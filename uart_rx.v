==> flow/design.v <==
`timescale 1ns / 1ps
module uart_rx(
    input uart_in,
    input clk_19k2,
    input rst,
	 output reg read_ready,
    output reg [7:0] byte0,
	 output reg [7:0] byte1,
	 output reg [7:0] byte2,
	 output reg [7:0] byte3,
	 output reg [7:0] byte4
    );
	 reg [7:0] out_byte [0:4];
	reg [3:0] uart_state;
	reg [2:0] byte_state;
	always @(posedge clk_19k2 or posedge rst) begin
		if (rst) begin
			out_byte[0] <= 8'b00000000;
			out_byte[1] <= 8'b00000000;
			out_byte[2] <= 8'b00000000;
			out_byte[3] <= 8'b00000000;
			out_byte[4] <= 8'b00000000;
			uart_state <= 4'b0000;
			byte_state <= 3'b000;
			read_ready <= 0;
		end else begin
			if (uart_state == 0) begin  
				if ((uart_in == 0)&(read_ready == 0)) begin
					uart_state <= uart_state + 4'b0001;  
				end
			end else if ((uart_state >= 4'b0001)&(uart_state <= 4'b0111)) begin
				out_byte[byte_state][4'b0111 - (uart_state - 4'b0001)] <= uart_in;  
				uart_state <= uart_state + 4'b0001;  
			end else if (uart_state == 4'b1000) begin  
				out_byte[byte_state][4'b0111 - (uart_state - 4'b0001)] <= uart_in;
				uart_state <= 4'b0000;
				if (byte_state < 3'b100) begin
					byte_state <= byte_state + 3'b001;
				end else begin
					byte_state <= 3'b000;
					read_ready <= 1;
				end
			end else begin
				uart_state <= 4'b0000;  
			end
		end
	end  
	always @(out_byte[0]) begin
		byte0 = out_byte[0];
	end
	always @(out_byte[1]) begin
		byte1 = out_byte[1];
	end
	always @(out_byte[2]) begin
		byte2 = out_byte[2];
	end
	always @(out_byte[3]) begin
		byte3 = out_byte[3];
	end
	always @(out_byte[4]) begin
		byte4 = out_byte[4];
	end
endmodule
-- From RTL to reports: uart_rx
The steps from the RTL of uart_rx to its reports follow in flow order.
Line numbers count from 1 in the design file above.
Operators carry their Yosys type and port widths (W data, S select, Z words).
Cell names lack the library's common part.
The mark - stands for no value.
- top module: uart_rx
- clock: clk_19k2
- cell library: sky130hd
- timing corner: tt_025C_1v80

-- After elaboration
Counts by Yosys on the flattened word-level netlist (proc, flatten, opt, wreduce). Print and check cells are left out. Cells with the same type and inputs are merged into one.
- bits in registers at 48
- input bits: 3
- output and inout port bits: 41
- cells after elaboration: 67
- add/sub/neg operators: 5
- $lt $le $gt $ge: 3
- equality and inequality tests: 6
- shifts and indexed selects: 2
- mux-type cells: 19
- bitwise gates (word level) at 18
- reduce/logical cells at 6
- operators by type and width (cell ; number):
    $mux W8 ; 15
    $and A8 B8 Y8 ; 5
    $or A8 B8 Y8 ; 5
    $mux W4 ; 3
    $shift A1 B5 Y8 ; 1
    $shift A1 B5 Y8 const A ; 1
    $not A8 Y8 ; 1
    $eq A3 B2 Y1 const B ; 2
    $not A1 Y1 ; 5
    $neg A4 Y5 ; 1
    $sub A3 B4 Y4 const A ; 1
    $add A4 B1 Y4 const B ; 1
    $sub A4 B1 Y4 const B ; 1
    $ge A4 B1 Y1 const B ; 1
    $le A4 B3 Y1 const B ; 1
    $eq A4 B4 Y1 const B ; 1
    $logic_not A4 Y1 ; 1
    $reduce_and A4 Y1 ; 1
    $add A3 B1 Y3 const B ; 1
    $eq A3 B1 Y1 const B ; 1
    $lt A3 B3 Y1 const B ; 1
    $eq A3 B3 Y1 const B ; 1
    $logic_not A3 Y1 ; 1
    $reduce_and A3 Y1 ; 1
    $mux W3 ; 1
    $and A1 B1 Y1 ; 2
    $ne A2 B1 Y1 const B ; 1
    $reduce_and A2 Y1 ; 1
    $reduce_bool A2 Y1 ; 1

-- Depth
Yosys ltp: most cells in a row. Word level: on the elaborated netlist, between registers, memories and ports. Mapped: between sequential cells and ports; inverters and the memories' decode and read muxes count.
- depth in word-level cells: 10
- noted ABC_AREA: 0
- mapped depth: 10
- depth with buffers taken out: 7

-- After synthesis
The flow's flattened synthesis, as Yosys stat reports it; memories are mapped. The netlist is that of the ABC_AREA named above (0 if unset); the other value can give another one.
The area totals of this step are shown rounded.
- cells by type (cell type ; number ; area in all (um^2)):
    dfrtp_1 ; 48 ; 1.2E+03
    o21ai_0 ; 32 ; 160.154
    o21ai_1 ; 32 ; 160.154
    ha_1 ; 10 ; 125.12
    mux2_1 ; 10 ; 112.608
    nor4_4 ; 3 ; 63.811
    xnor2_1 ; 6 ; 52.55
    nor2b_1 ; 8 ; 50.048
    nand2_4 ; 4 ; 45.043
    nand2b_1 ; 7 ; 43.792
    a32o_1 ; 4 ; 40.038
    nand2_1 ; 10 ; 37.536
    nor4_2 ; 3 ; 37.536
    nand3_1 ; 7 ; 35.034
    nor2_1 ; 9 ; 33.782
    nand4_1 ; 5 ; 31.28
    and2b_1 ; 4 ; 30.029
    buf_2 ; 6 ; 30.029
Other cell types: 23; their cells: 39.
- noted cell count: 247
- cell area after synthesis: 2620 um^2
- noted area of sequential cells: 1200 um^2
- mapped flip-flops: 48
- buffer cells: 11

-- Timing after synthesis
Path of least setup slack by OpenSTA after synthesis, without wires, with an ideal clock, recovery checks aside; 20% of the period is set as input and as output delay. Where synthesis merged equal registers, the netlist keeps one of their names.
- kind: reg2reg
- start point: register uart_state[1]
- end point: register out_byte[4][1]
- period at 2270 ps
- noted setup time: 84 ps
- launch time at the first pin: 0 ps
- noted arrival: 2217 ps
- noted required time: 2186 ps
- slack: -32 ps
- path delay at 2301 ps
- driving pins on the path: 11
- buffers on the path: 3
- period reached after synthesis: 2302 ps
"path delay" = arrival - input delay + setup time.
"driving pins on the path" counts driving pins, that of a launching flip-flop among them; a cell with two outputs on the path counts twice.
"period reached after synthesis" is the clock period less the worst setup slack; recovery checks do not enter. This is arithmetic on one report: input and output delays are still those of the set period (20% each).
The rows between start and end are the longest chain of elaborated cells between them; the timing report does not say that the signal goes this way. Where chains are equally long, one stands for them.
Each line given opens the expression or statement behind the cell; cells for indexed reads and writes are added by Yosys, which also makes memories of some case tables.
At most two assigning lines are given for a register; there are more.
Where a signal picks the word or bit written, the line may be left out of the assigning lines.
- cell sequence: dfrtp_1 -> buf_2 -> inv_1 -> ha_1 -> buf_2 -> nor4bb_1 -> buf_4 -> nor3_1 -> nor4_4 -> o21ai_1 -> o21ai_0
- cells in the longest elaborated chain at 10
- elaborated cells between the ends (all ways): 19
- those cells by class: add/sub (3); compare (2); eq/ne (1); shift (2); mux (3); logic (5); reduce/logical (3)
- ends and longest elaborated chain, post-synthesis (what ; line ; RTL):
    start, declared ; 14 ; reg [3:0] uart_state;
    start, assigned ; 29 ; uart_state <= uart_state + 4'b0001;
    start, assigned ; 33 ; uart_state <= uart_state + 4'b0001;
    $sub A4 B1 Y4 ; 35 ; out_byte[byte_state][4'b0111 - (uart_state - 4'b0001)] <= uart_in;
    $sub A3 B4 Y4 ; 35 ;
    $neg A4 Y5 ; 35 ;
    $shift A1 B5 Y8 ; 35 ;
    $not A8 Y8 ; 35 ;
    $and A8 B8 Y8 ; 35 ;
    $or A8 B8 Y8 ; 35 ;
    $mux W8 ; 35 ;
    $mux W8 ; 34 ; end else if (uart_state == 4'b1000) begin
    $mux W8 ; 31 ; end else if ((uart_state >= 4'b0001)&(uart_state <= 4'b0111)) begin
    end, assigned ; 22 ; out_byte[4] <= 8'b00000000;
    end, declared ; 13 ; reg [7:0] out_byte [0:4];

-- Worst path after layout
From the final timing report of entry A: the path of least setup slack in the routed layout; clock arrival at registers is part of the times.
The report prints the path's times to 10 ps; the period is as set.
- kind: reg2reg
- start point: register uart_state[0]
- end point: register out_byte[4][7]
- period at 4170 ps
- noted setup time: 80 ps
- launch time at the first pin: 300 ps
- noted arrival: 3200 ps
- noted required time: 4390 ps
- slack: 1190 ps
- driving pins on the path: 9
- buffers on the path: 1
The rows between start and end are the longest chain of elaborated cells between them; the timing report does not say that the signal goes this way. Where chains are equally long, one stands for them.
At most two assigning lines are given for a register; there are more.
Where a signal picks the word or bit written, the line may be left out of the assigning lines.
- cell sequence: dfrtp_1 -> inv_1 -> ha_1 -> nor4bb_1 -> buf_4 -> nor3_1 -> nor4_4 -> o21ai_1 -> o21ai_0
- cells in the longest elaborated chain at 10
- elaborated cells between the ends (all ways): 19
- those cells by class: add/sub (3); compare (2); eq/ne (1); shift (2); mux (3); logic (5); reduce/logical (3)
- ends and longest elaborated chain, post-layout (what ; line ; RTL):
    start, declared ; 14 ; reg [3:0] uart_state;
    start, assigned ; 29 ; uart_state <= uart_state + 4'b0001;
    start, assigned ; 33 ; uart_state <= uart_state + 4'b0001;
    $sub A4 B1 Y4 ; 35 ; out_byte[byte_state][4'b0111 - (uart_state - 4'b0001)] <= uart_in;
    $sub A3 B4 Y4 ; 35 ;
    $neg A4 Y5 ; 35 ;
    $shift A1 B5 Y8 ; 35 ;
    $not A8 Y8 ; 35 ;
    $and A8 B8 Y8 ; 35 ;
    $or A8 B8 Y8 ; 35 ;
    $mux W8 ; 35 ;
    $mux W8 ; 34 ; end else if (uart_state == 4'b1000) begin
    $mux W8 ; 31 ; end else if ((uart_state >= 4'b0001)&(uart_state <= 4'b0111)) begin
    end, assigned ; 22 ; out_byte[4] <= 8'b00000000;
    end, declared ; 13 ; reg [7:0] out_byte [0:4];

uart_rx through Yosys and OpenROAD on sky130hd: 2 stored runs, unordered, with their settings and measured results. The constraints put input and output delay at 20% of the set period each and load the outputs with 0.01 pF.
"allowed time less slack (worst setup path)": the worst setup path's part of the clock period (all of it between registers, 20% less for each end at a port) less its slack. A launch clock that arrives late makes it longer, a capture clock that arrives late makes it shorter.
"allowed time less slack (worst setup path)" is known to 10 ps.
Values from the reports are rounded here.

Entry A
Settings were period_ns = 4.17; CORE_UTILIZATION = 67; PLACE_DENSITY_LB_ADDON = 0.25; CORE_ASPECT_RATIO = 0.54; CORE_MARGIN = 8; TNS_END_PERCENT = 15; ABC_AREA = 0; CTS_CLUSTER_DIAMETER = 150; SLEW_MARGIN = 20; CAP_MARGIN = 20
- noted the worst slack on setup checks: 1190 ps
- setup total negative slack at 0 ps
- allowed time less slack (worst setup path) at 2980 ps
- kind of the worst setup path: reg2reg
- utilization of the finished layout: 87.0%
- netlist area reported by Yosys: 2620 um^2
- die footprint: 6260 um^2

Entry B
Settings were period_ns = 1.87; CORE_UTILIZATION = 69; SETUP_SLACK_MARGIN = -0.03; PLACE_DENSITY = 0.82; CELL_PAD_IN_SITES_GLOBAL_PLACEMENT = 2; TNS_END_PERCENT = 80; ABC_AREA = 1; GPL_TIMING_DRIVEN = 1; CTS_CLUSTER_SIZE = 17; CTS_CLUSTER_DIAMETER = 23; MIN_ROUTING_LAYER = met1; CAP_MARGIN = 20; CORE_MARGIN = 2; SLEW_MARGIN = 20
- no results, placement failed with GPL-0301
