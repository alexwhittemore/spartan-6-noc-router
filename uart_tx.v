==> flow/design.v <==
`timescale 1ns / 1ps
module uart_tx(
    input clk_19k2,
    input rst,
    input send_ready,
    input [7:0] byte0,
    input [7:0] byte1,
    input [7:0] byte2,
    input [7:0] byte3,
    input [7:0] byte4,
    output reg uart_out
    );
	 reg [7:0] in_byte [0:4];
	 reg [3:0] uart_state;
	 reg [2:0] byte_state;
	 reg data_sent = 0;  
	always @(posedge clk_19k2 or posedge rst) begin
		if (rst) begin
			uart_state <= 4'b0000;
			byte_state <= 2'b000;
			uart_out <= 1;
		end else begin
			case (uart_state)
				4'b0000: begin  
					if ((send_ready == 1)&(data_sent == 0)) begin
						uart_state <= 4'b0001;  
					end
				end
				4'b0001: begin
					uart_out <= 0;  
					uart_state <= uart_state + 4'b0001; 
				end
				4'b0010: begin  
					case (byte_state)
						3'b000:
							uart_out <= byte0[(7-0)];
						3'b001:
							uart_out <= byte1[(7-0)];
						3'b010:
							uart_out <= byte2[(7-0)];
						3'b011:
							uart_out <= byte3[(7-0)];
						3'b100:
							uart_out <= byte4[(7-0)];
					endcase
					uart_state <= uart_state + 4'b0001;
				end
				4'b0011: begin  
					case (byte_state)
						3'b000:
							uart_out <= byte0[(7-1)];
						3'b001:
							uart_out <= byte1[(7-1)];
						3'b010:
							uart_out <= byte2[(7-1)];
						3'b011:
							uart_out <= byte3[(7-1)];
						3'b100:
							uart_out <= byte4[(7-1)];
					endcase
					uart_state <= uart_state + 4'b0001;
				end
				4'b0100: begin  
					case (byte_state)
						3'b000:
							uart_out <= byte0[(7-2)];
						3'b001:
							uart_out <= byte1[(7-2)];
						3'b010:
							uart_out <= byte2[(7-2)];
						3'b011:
							uart_out <= byte3[(7-2)];
						3'b100:
							uart_out <= byte4[(7-2)];
					endcase
					uart_state <= uart_state + 4'b0001;
				end
				4'b0101: begin  
					case (byte_state)
						3'b000:
							uart_out <= byte0[(7-3)];
						3'b001:
							uart_out <= byte1[(7-3)];
						3'b010:
							uart_out <= byte2[(7-3)];
						3'b011:
							uart_out <= byte3[(7-3)];
						3'b100:
							uart_out <= byte4[(7-3)];
					endcase
					uart_state <= uart_state + 4'b0001;
				end
				4'b0110: begin  
					case (byte_state)
						3'b000:
							uart_out <= byte0[(7-4)];
						3'b001:
							uart_out <= byte1[(7-4)];
						3'b010:
							uart_out <= byte2[(7-4)];
						3'b011:
							uart_out <= byte3[(7-4)];
						3'b100:
							uart_out <= byte4[(7-4)];
					endcase
					uart_state <= uart_state + 4'b0001;
				end
				4'b0111: begin  
					case (byte_state)
						3'b000:
							uart_out <= byte0[(7-5)];
						3'b001:
							uart_out <= byte1[(7-5)];
						3'b010:
							uart_out <= byte2[(7-5)];
						3'b011:
							uart_out <= byte3[(7-5)];
						3'b100:
							uart_out <= byte4[(7-5)];
					endcase
					uart_state <= uart_state + 4'b0001;
				end
				4'b1000: begin  
					case (byte_state)
						3'b000:
							uart_out <= byte0[(7-6)];
						3'b001:
							uart_out <= byte1[(7-6)];
						3'b010:
							uart_out <= byte2[(7-6)];
						3'b011:
							uart_out <= byte3[(7-6)];
						3'b100:
							uart_out <= byte4[(7-6)];
					endcase
					uart_state <= uart_state + 4'b0001;
				end
				4'b1001: begin  
					case (byte_state)
						3'b000:
							uart_out <= byte0[(7-7)];
						3'b001:
							uart_out <= byte1[(7-7)];
						3'b010:
							uart_out <= byte2[(7-7)];
						3'b011:
							uart_out <= byte3[(7-7)];
						3'b100:
							uart_out <= byte4[(7-7)];
					endcase
					uart_state <= uart_state + 4'b0001;
				end
				4'b1010: begin  
					uart_out <= 1;
					if (byte_state == 3'b100) begin  
						uart_state <= 4'b1011;  
					end else begin
						uart_state <= 4'b0001;  
						byte_state <= byte_state + 3'b001;  
					end
				end
				4'b1011: begin
					uart_state <= 4'b0000;  
					byte_state <= 3'b000;
					if (send_ready == 1) begin
						data_sent <= 1;
					end else begin
						data_sent <= 0;
					end
					uart_out <= 1;
				end
				default: begin
					uart_state <= 4'b0000;
					uart_out <= 1;
				end
			endcase
		end
	end  
endmodule
From RTL to reports: uart_tx
What the tools print for uart_tx, step after step.
Line numbers count from 1 in the design file above.
Operators: Yosys type, input widths -> output width; for muxes data width and select width s.
{"block": "setup", "top_module": "uart_tx", "clock": "clk_19k2", "cell_library": "sky130hd", "pvt_corner": "tt_025C_1v80"}

Word level
Counts by Yosys on the flattened word-level netlist (proc, flatten, opt, wreduce; memories kept). Register bits leave out memories and registers merged into their read ports (data or address). Print and check cells are left out. Cells with the same type and inputs are merged into one.
{"block": "word_totals", "ram_bits": 0, "rom_bits": 0, "out_inout_bits": 1, "memories": 0, "register_bits": 9, "latchBits": 0, "clocked_rd_ports_x_width": 0}
{"block": "op_classes", "n_logic": 4, "n_addsub": 2, "eq_ne": 25, "reduce_logical": 7, "n_mul": 0, "compare": 0, "n_mux": 15, "shifts": 0, "div": 0}
{"block": "op_table", "cell": "$ne 6x1->1 const B", "count": 7}
{"block": "op_table", "cell": "$pmux 1 s5", "count": 8}
{"block": "op_table", "cell": "$eq 4x3->1 const B", "count": 4}
{"block": "op_table", "cell": "$eq 4x4->1 const B", "count": 4}
{"block": "op_table", "cell": "$pmux 4 s3", "count": 1}
{"block": "op_table", "cell": "$pmux 1 s10", "count": 1}
{"block": "op_table", "cell": "$reduce_and 9->1", "count": 1}
{"block": "op_table", "cell": "$reduce_or 9->1", "count": 1}
{"block": "op_table", "cell": "$eq 4x2->1 const B", "count": 2}
{"block": "op_table", "cell": "$mux 4", "count": 2}
{"block": "op_table", "cell": "$eq 3x2->1 const B", "count": 2}
{"block": "op_table", "cell": "$ne 6x6->1 const B", "count": 1}
{"block": "op_table", "cell": "$pmux 3 s2", "count": 1}
{"block": "op_table", "cell": "$ne 2x2->1 const B", "count": 2}
{"block": "op_table", "cell": "$reduce_and 2->1", "count": 2}
{"block": "op_table", "cell": "$add 4x1->4 const B", "count": 1}
{"block": "op_table", "cell": "$eq 4x1->1 const B", "count": 1}
{"block": "op_table", "cell": "$logic_not 4->1", "count": 1}
{"block": "op_table", "cell": "$not 1->1", "count": 3}
{"block": "op_table", "cell": "$add 3x1->3 const B", "count": 1}
{"block": "op_table", "cell": "$eq 3x1->1 const B", "count": 1}
{"block": "op_table", "cell": "$eq 3x3->1 const B", "count": 1}
{"block": "op_table", "cell": "$logic_not 3->1", "count": 1}
{"block": "op_table", "cell": "$mux 3", "count": 1}
{"block": "op_table", "cell": "$reduce_bool 2->1", "count": 1}
{"block": "op_table", "cell": "$and 1x1->1", "count": 1}
{"block": "op_table", "cell": "$mux 1", "count": 1}

Depth
Depth = most cells in a row (Yosys ltp): at word level without a register or memory, in the mapped netlist without a sequential cell, where the memories' decode and read muxes count.
{"block": "depth", "depth_word": 4, "ABC_AREA": 0, "mapped_depth": 10, "ltp_nobuf": 7}

Netlist
The flow's flattened synthesis, as Yosys stat reports it; memories are mapped. The netlist is that of the ABC_AREA named above (0 if unset); the other value can give another one.
Totals and module areas in this step are rounded.
{"block": "types", "cell": "sky130_fd_sc_hd__dfrtp_1", "count": 7}
{"block": "types", "cell": "sky130_fd_sc_hd__ha_1", "count": 9}
{"block": "types", "cell": "sky130_fd_sc_hd__nand2_1", "count": 16}
{"block": "types", "cell": "sky130_fd_sc_hd__a22o_2", "count": 5}
{"block": "types", "cell": "sky130_fd_sc_hd__o21ai_0", "count": 9}
{"block": "types", "cell": "sky130_fd_sc_hd__clkbuf_8", "count": 3}
{"block": "types", "cell": "sky130_fd_sc_hd__mux2i_1", "count": 4}
{"block": "types", "cell": "sky130_fd_sc_hd__a22oi_1", "count": 5}
{"block": "types", "cell": "sky130_fd_sc_hd__a32oi_1", "count": 4}
{"block": "types", "cell": "sky130_fd_sc_hd__buf_6", "count": 3}
{"block": "types", "cell": "sky130_fd_sc_hd__edfxtp_1", "count": 1}
{"block": "types", "cell": "sky130_fd_sc_hd__inv_1", "count": 8}
{"block": "types", "cell": "sky130_fd_sc_hd__o211ai_1", "count": 4}
{"block": "types", "cell": "sky130_fd_sc_hd__dfstp_2", "count": 1}
{"block": "types", "cell": "sky130_fd_sc_hd__o22a_1", "count": 3}
{"block": "types", "cell": "sky130_fd_sc_hd__a21oi_1", "count": 5}
{"block": "types", "cell": "sky130_fd_sc_hd__o22ai_1", "count": 4}
{"block": "types", "cell": "sky130_fd_sc_hd__clkbuf_1", "count": 6}
Other cell types: 22; their cells: 37.
{"block": "synth_totals", "area_mm2": 0.0011, "cell_count": 134, "buf_cells": 12, "ff_cells": 9}

Path before layout
Source: OpenSTA report_checks on the synthesized netlist (no wires, ideal clock, input and output delay 20% of the period each), path of least setup slack; recovery checks are left aside. Register names are those of the netlist, which keeps one name where synthesis merged equal registers.
{"block": "synth_timing", "path_kind": "register to register", "from": "register byte_state[0]", "to": "register uart_out", "clock_period_ns": 4.61, "delay_ns": 2.315, "driving_pins": 11, "setup_slack_ns": 2.295, "arrival_ns": 2.217, "period_less_setup_slack_ns": 2.315}
"delay_ns" = arrival - input delay + setup time.
"driving_pins" counts driving pins, that of a launching flip-flop among them; a cell with two outputs on the path counts twice.
"period_less_setup_slack_ns" is the clock period less the worst setup slack; recovery checks do not enter. This is arithmetic on one report: input and output delays are still those of the set period (20% each).
Between the ends stands the longest chain of elaborated cells between them, by number of cells; it is not shown to be the way that was timed. Of several equally long chains one is given.
A line is the first line of the expression or statement that the cell stems from. Yosys adds cells for indexed reads and writes and turns some case tables into memories.
At most two assigning lines are given for a register; there are more.
{"block": "synth_between", "path_cell_list": "sky130_fd_sc_hd__dfrtp_1 > sky130_fd_sc_hd__inv_1 > sky130_fd_sc_hd__ha_1 > sky130_fd_sc_hd__buf_6 > sky130_fd_sc_hd__or4_4 > sky130_fd_sc_hd__buf_6 > sky130_fd_sc_hd__and2_4 > sky130_fd_sc_hd__buf_6 > sky130_fd_sc_hd__a41o_1 > sky130_fd_sc_hd__nor4_1 > sky130_fd_sc_hd__a41oi_1", "elab_chain_cells": 3, "cone_cells": 23, "cone_classes": "eq/ne (12); mux (9); reduce/logical (2)"}
{"block": "synth_lines", "element": "start, declared", "line": 15, "text": "reg [2:0] byte_state;"}
{"block": "synth_lines", "element": "start, assigned", "line": 20, "text": "byte_state <= 2'b000;"}
{"block": "synth_lines", "element": "start, assigned", "line": 159, "text": "byte_state <= byte_state + 3'b001;"}
{"block": "synth_lines", "element": "$eq 3x3->1", "line": 139, "text": "case (byte_state)"}
{"block": "synth_lines", "element": "$pmux 1 s5", "line": 139}
{"block": "synth_lines", "element": "$pmux 1 s10", "line": 23, "text": "case (uart_state)"}
{"block": "synth_lines", "element": "end, assigned", "line": 36, "text": "uart_out <= byte0[(7-0)];"}
{"block": "synth_lines", "element": "end, assigned", "line": 38, "text": "uart_out <= byte1[(7-0)];"}
{"block": "synth_lines", "element": "end, declared", "line": 11, "text": "output reg uart_out"}

Worst path after layout
From the final timing report of stored run 2: the path of least setup slack in the routed layout; clock arrival at registers is part of the times.
{"block": "layout_timing", "path_kind": "register to register", "from": "register byte_state[0]", "to": "register uart_out", "setup_slack_ns": -0.53, "arrival_ns": 2.22, "driving_pins": 7, "clock_period_ns": 1.49}
Between the ends stands the longest chain of elaborated cells between them, by number of cells; it is not shown to be the way that was timed. Of several equally long chains one is given.
At most two assigning lines are given for a register; there are more.
{"block": "layout_between", "path_cell_list": "sky130_fd_sc_hd__dfrtp_1 > sky130_fd_sc_hd__ha_1 > sky130_fd_sc_hd__or4_4 > sky130_fd_sc_hd__and2_4 > sky130_fd_sc_hd__mux2i_1 > sky130_fd_sc_hd__o22a_1 > sky130_fd_sc_hd__a41oi_1", "elab_chain_cells": 3, "cone_cells": 23, "cone_classes": "eq/ne (12); mux (9); reduce/logical (2)"}
{"block": "layout_lines", "element": "start, declared", "line": 15, "text": "reg [2:0] byte_state;"}
{"block": "layout_lines", "element": "start, assigned", "line": 20, "text": "byte_state <= 2'b000;"}
{"block": "layout_lines", "element": "start, assigned", "line": 159, "text": "byte_state <= byte_state + 3'b001;"}
{"block": "layout_lines", "element": "$eq 3x3->1", "line": 139, "text": "case (byte_state)"}
{"block": "layout_lines", "element": "$pmux 1 s5", "line": 139}
{"block": "layout_lines", "element": "$pmux 1 s10", "line": 23, "text": "case (uart_state)"}
{"block": "layout_lines", "element": "end, assigned", "line": 36, "text": "uart_out <= byte0[(7-0)];"}
{"block": "layout_lines", "element": "end, assigned", "line": 38, "text": "uart_out <= byte1[(7-0)];"}
{"block": "layout_lines", "element": "end, declared", "line": 11, "text": "output reg uart_out"}

Subject: flow runs of uart_tx

Hi,

Below are 2 stored runs of the flow (Yosys, OpenROAD; platform sky130hd) on uart_tx, each with its settings and what was measured, unordered. Constraints: input delay and output delay 20% of the set period each, output load 0.01 pF.
By "period_reached_ns" is meant the clock period of the run minus its worst setup slack. This is arithmetic on one report: input and output delays are still those of the set period (20% each).
"timing.worst_path_ns" = time allowed to the worst setup path (clock period - input delay - output delay, where it has them) - its slack; a late launch clock adds to it, a late capture clock takes from it.
By "power_total_mw" is meant OpenSTA's value without simulated activity: inputs other than the clock are taken to toggle once in ten clock periods, and the tool carries that through the logic.
Results are given in rounded form.

{"run": "stored run 1", "settings": { "period_ns": 4.07, "CORE_UTILIZATION": 68, "PLACE_DENSITY": 0.69, "CORE_ASPECT_RATIO": 1.04, "ABC_AREA": 1, "CAP_MARGIN": 5, "MAX_ROUTING_LAYER": "met4", "CORE_MARGIN": 2, "SLEW_MARGIN": 20 }, "outcome": "no results, placement failed with GPL-0301"}
{"run": "stored run 2", "settings": { "period_ns": 1.49, "CAP_MARGIN": 20, "CORE_MARGIN": 2, "CORE_UTILIZATION": 40, "SLEW_MARGIN": 20 }, "results": { "synth_area_mm2": 0.0011, "period_reached_ns": 2.021, "worst_setup_slack_ns": -0.531, "util_pct": 70.7, "final_die_area_mm2": 0.00318, "post_route_stdcell_area_mm2": 0.0019, "timing.worst_path_ns": 2.02, "critical_path_kind": "register to register", "power_total_mw": 2.08 }}

Regards
